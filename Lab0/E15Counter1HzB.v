==> flow/design.v <==
module E15Counter1HzB(Clk, D, Q);
input Clk;
input [3:0] D;
output [3:0] Q;
reg [25:0] R;
reg [3:0] CntOut;
assign Q=CntOut;
always @(posedge Clk)
begin
	if (R<50000000)
		R <= R+26'b1;
	else
		begin
			R <= 26'b0;
			CntOut <= ((CntOut<D) ? CntOut+4'b1 : 4'b0);
		end
end
endmodule
# [Tool chain data of E15Counter1HzB]
# Tool output for the design above, in the order of the flow.
# Line numbers count from 1 in the design file above.
# The mark -- stands for no value.
[design] top_module="E15Counter1HzB" clock="Clk" cell_library="sky130hd" lib_corner="tt_025C_1v80"

# [After elaboration]
# Yosys after proc, flatten, opt, wreduce and memory -nomap, before mapping. Enables and synchronous resets that opt folds into registers are not counted as muxes. Memory bits, and registers merged into a memory's read port (data or address), are not among the register bits. Print and check cells are not counted. Equal cells are merged and count once.
[bits] wordCells=6 ff_bits=30
[classes] n_addsub=2 compare=2
[ops] cell="26-bit by 1-bit adder with 26-bit output with constant B" n=1
[ops] cell="26-bit < comparator with constant B" n=1
[ops] cell="4-bit by 1-bit adder with 4-bit output with constant B" n=1
[ops] cell="4-bit < comparator" n=1

# [Depth]
# Yosys ltp: most cells in a row. Word level: on the elaborated netlist, between registers, memories and ports. Mapped: between sequential cells and ports; inverters and the memories' decode and read muxes count.
[depth] ltp_word=1 abc_area=0 mapped_depth=6

# [Mapped cells and area]
# The flow's flattened synthesis, as Yosys stat reports it; memories are mapped. The netlist is that of the ABC_AREA named above (0 if unset); the other value can give another one.
# The area totals of this step are shown rounded.
[types] cell_type="sky130_fd_sc_hd__dfxtp_1" n=26 type_area_um2=520.499
[types] cell_type="sky130_fd_sc_hd__a211oi_1" n=17 type_area_um2=127.622
[types] cell_type="sky130_fd_sc_hd__edfxtp_1" n=4 type_area_um2=120.115
[types] cell_type="sky130_fd_sc_hd__xor2_1" n=9 type_area_um2=78.826
[types] cell_type="sky130_fd_sc_hd__buf_6" n=6 type_area_um2=67.565
[types] cell_type="sky130_fd_sc_hd__ha_1" n=5 type_area_um2=62.56
[types] cell_type="sky130_fd_sc_hd__nand3_1" n=12 type_area_um2=60.058
[types] cell_type="sky130_fd_sc_hd__nor3_1" n=12 type_area_um2=60.058
[types] cell_type="sky130_fd_sc_hd__o31ai_1" n=6 type_area_um2=45.043
[types] cell_type="sky130_fd_sc_hd__or4_1" n=6 type_area_um2=45.043
[types] cell_type="sky130_fd_sc_hd__o21ai_0" n=7 type_area_um2=35.034
[types] cell_type="sky130_fd_sc_hd__xnor2_1" n=4 type_area_um2=35.034
[types] cell_type="sky130_fd_sc_hd__nand4_1" n=5 type_area_um2=31.28
[types] cell_type="sky130_fd_sc_hd__or3_1" n=5 type_area_um2=31.28
[types] cell_type="sky130_fd_sc_hd__and4_1" n=3 type_area_um2=26.275
[types] cell_type="sky130_fd_sc_hd__nand2_1" n=7 type_area_um2=26.275
[types] cell_type="sky130_fd_sc_hd__inv_1" n=6 type_area_um2=22.522
[types] cell_type="sky130_fd_sc_hd__nand4_4" n=1 type_area_um2=21.27
# Other cell types: 13; their cells: 19.
[synth_totals] seq_area_um2=640 stdcells=160 mapped_area_um2=1500 ffs=30

# [Path before layout]
# OpenSTA on the mapped netlist: ideal clock, no wires. The path of least setup slack (recovery checks aside). Input and output delay are each 20% of the period. Register names are those of the netlist, which keeps one name where synthesis merged equal registers.
[synth_path] path_type="flip-flop to flip-flop" from="reg R[13]" to="reg R[24]" stages=6 path_delay_ns=1.909 arrival_time_ns=1.823 path_slack_ns=0.202 t_first_pin_ns=0.000 tclk_ns=2.11 synth_period_reached_ns=1.908
# "path_delay_ns" = arrival - input delay + setup time.
# "stages": output pins that drive a net of the path, with the launching flip-flop's if there is one; two outputs of one cell count as two.
# "synth_period_reached_ns" is the clock period less the worst setup slack; recovery checks do not enter. This is arithmetic on one report: input and output delays are still those of the set period (20% each).
# Between the ends stands the longest chain of elaborated cells between them, by number of cells; it is not shown to be the way that was timed. Of several equally long chains one is given.
# Each line given opens the expression or statement behind the cell; cells for indexed reads and writes are added by Yosys, which also makes memories of some case tables.
[synth_between] path_cell_list="sky130_fd_sc_hd__dfxtp_1 -> sky130_fd_sc_hd__nand4_4 -> sky130_fd_sc_hd__or4_4 -> sky130_fd_sc_hd__buf_6 -> sky130_fd_sc_hd__or4_1 -> sky130_fd_sc_hd__a211oi_1" elab_chain_cells=1 cone_cells=2 lines_between=2 classes_between="add/sub: 1; compare: 1"
[synth_rtl] element="start, declared" line=5 source="reg [25:0] R;"
[synth_rtl] element="start, assigned" line=11 source="R <= R+26'b1;"
[synth_rtl] element="start, assigned" line=14 source="R <= 26'b0;"
[synth_rtl] element="26-bit by 1-bit adder with 26-bit output" line=11
[synth_rtl] element="end, assigned" line=11
[synth_rtl] element="end, assigned" line=14
[synth_rtl] element="end, declared" line=5

# [Worst path after layout]
# From the final timing report of run A: the path of least setup slack in the routed layout; clock arrival at registers is part of the times.
[layout_path] path_type="flip-flop to flip-flop" from="reg R[17]" to="reg R[24]" arrival_time_ns=2.07 stages=6 tclk_ns=1.18 t_first_pin_ns=0.28 path_slack_ns=-0.68
# Between the ends stands the longest chain of elaborated cells between them, by number of cells; it is not shown to be the way that was timed. Of several equally long chains one is given.
[layout_between] path_cell_list="sky130_fd_sc_hd__dfxtp_2 -> sky130_fd_sc_hd__nand2_1 -> sky130_fd_sc_hd__or4_4 -> sky130_fd_sc_hd__buf_6 -> sky130_fd_sc_hd__or4_4 -> sky130_fd_sc_hd__a211oi_2" elab_chain_cells=1 cone_cells=2 lines_between=2 classes_between="add/sub: 1; compare: 1"
[layout_rtl] element="start, declared" line=5 source="reg [25:0] R;"
[layout_rtl] element="start, assigned" line=11 source="R <= R+26'b1;"
[layout_rtl] element="start, assigned" line=14 source="R <= 26'b0;"
[layout_rtl] element="26-bit by 1-bit adder with 26-bit output" line=11
[layout_rtl] element="end, assigned" line=11
[layout_rtl] element="end, assigned" line=14
[layout_rtl] element="end, declared" line=5

Hand-over note for E15Counter1HzB

Top module E15Counter1HzB; platform sky130hd; tools Yosys and OpenROAD; 2 stored runs in no particular order. Input and output delays are each 20% of the period that was set; the output load is 0.01 pF.
"achieved clock period" means the clock period less the worst setup slack. The figure is calculated, with input and output delays left at 20% of the set period.
By "power" is meant OpenSTA's value without simulated activity: inputs other than the clock are taken to toggle once in ten clock periods, and the tool carries that through the logic.
The results are shown rounded.
[run A] settings: period_ns=1.18, CORE_UTILIZATION=40, PLACE_DENSITY_LB_ADDON=0.25, CELL_PAD_IN_SITES_DETAIL_PLACEMENT=1, TNS_END_PERCENT=30, GPL_TIMING_DRIVEN=0, CAP_MARGIN=35, SLEW_MARGIN=25, MIN_ROUTING_LAYER=met1, MAX_ROUTING_LAYER=met4, CORE_MARGIN=2
[run A] result: chip area after synthesis (Yosys) 1500 sq um, die area 4400 sq um, utilization 56 %, worst setup slack after layout -0.68 ns, total negative slack -18 ns, worst hold slack 0.46 ns, power 1900 µW, achieved clock period 1.858 ns
[run B] settings: period_ns=1.21, CORE_UTILIZATION=33, PLACE_DENSITY_LB_ADDON=0.1, CELL_PAD_IN_SITES_DETAIL_PLACEMENT=0, TNS_END_PERCENT=40, ABC_AREA=0, CTS_CLUSTER_SIZE=80, MIN_ROUTING_LAYER=met2, MAX_ROUTING_LAYER=met5, CAP_MARGIN=20, CORE_MARGIN=2, SLEW_MARGIN=20
[run B] result: chip area after synthesis (Yosys) 1500 sq um, die area 5200 sq um, utilization 57 %, worst setup slack after layout -0.59 ns, total negative slack -14 ns, worst hold slack 0.52 ns, power 2000 µW, achieved clock period 1.799 ns

End of note.
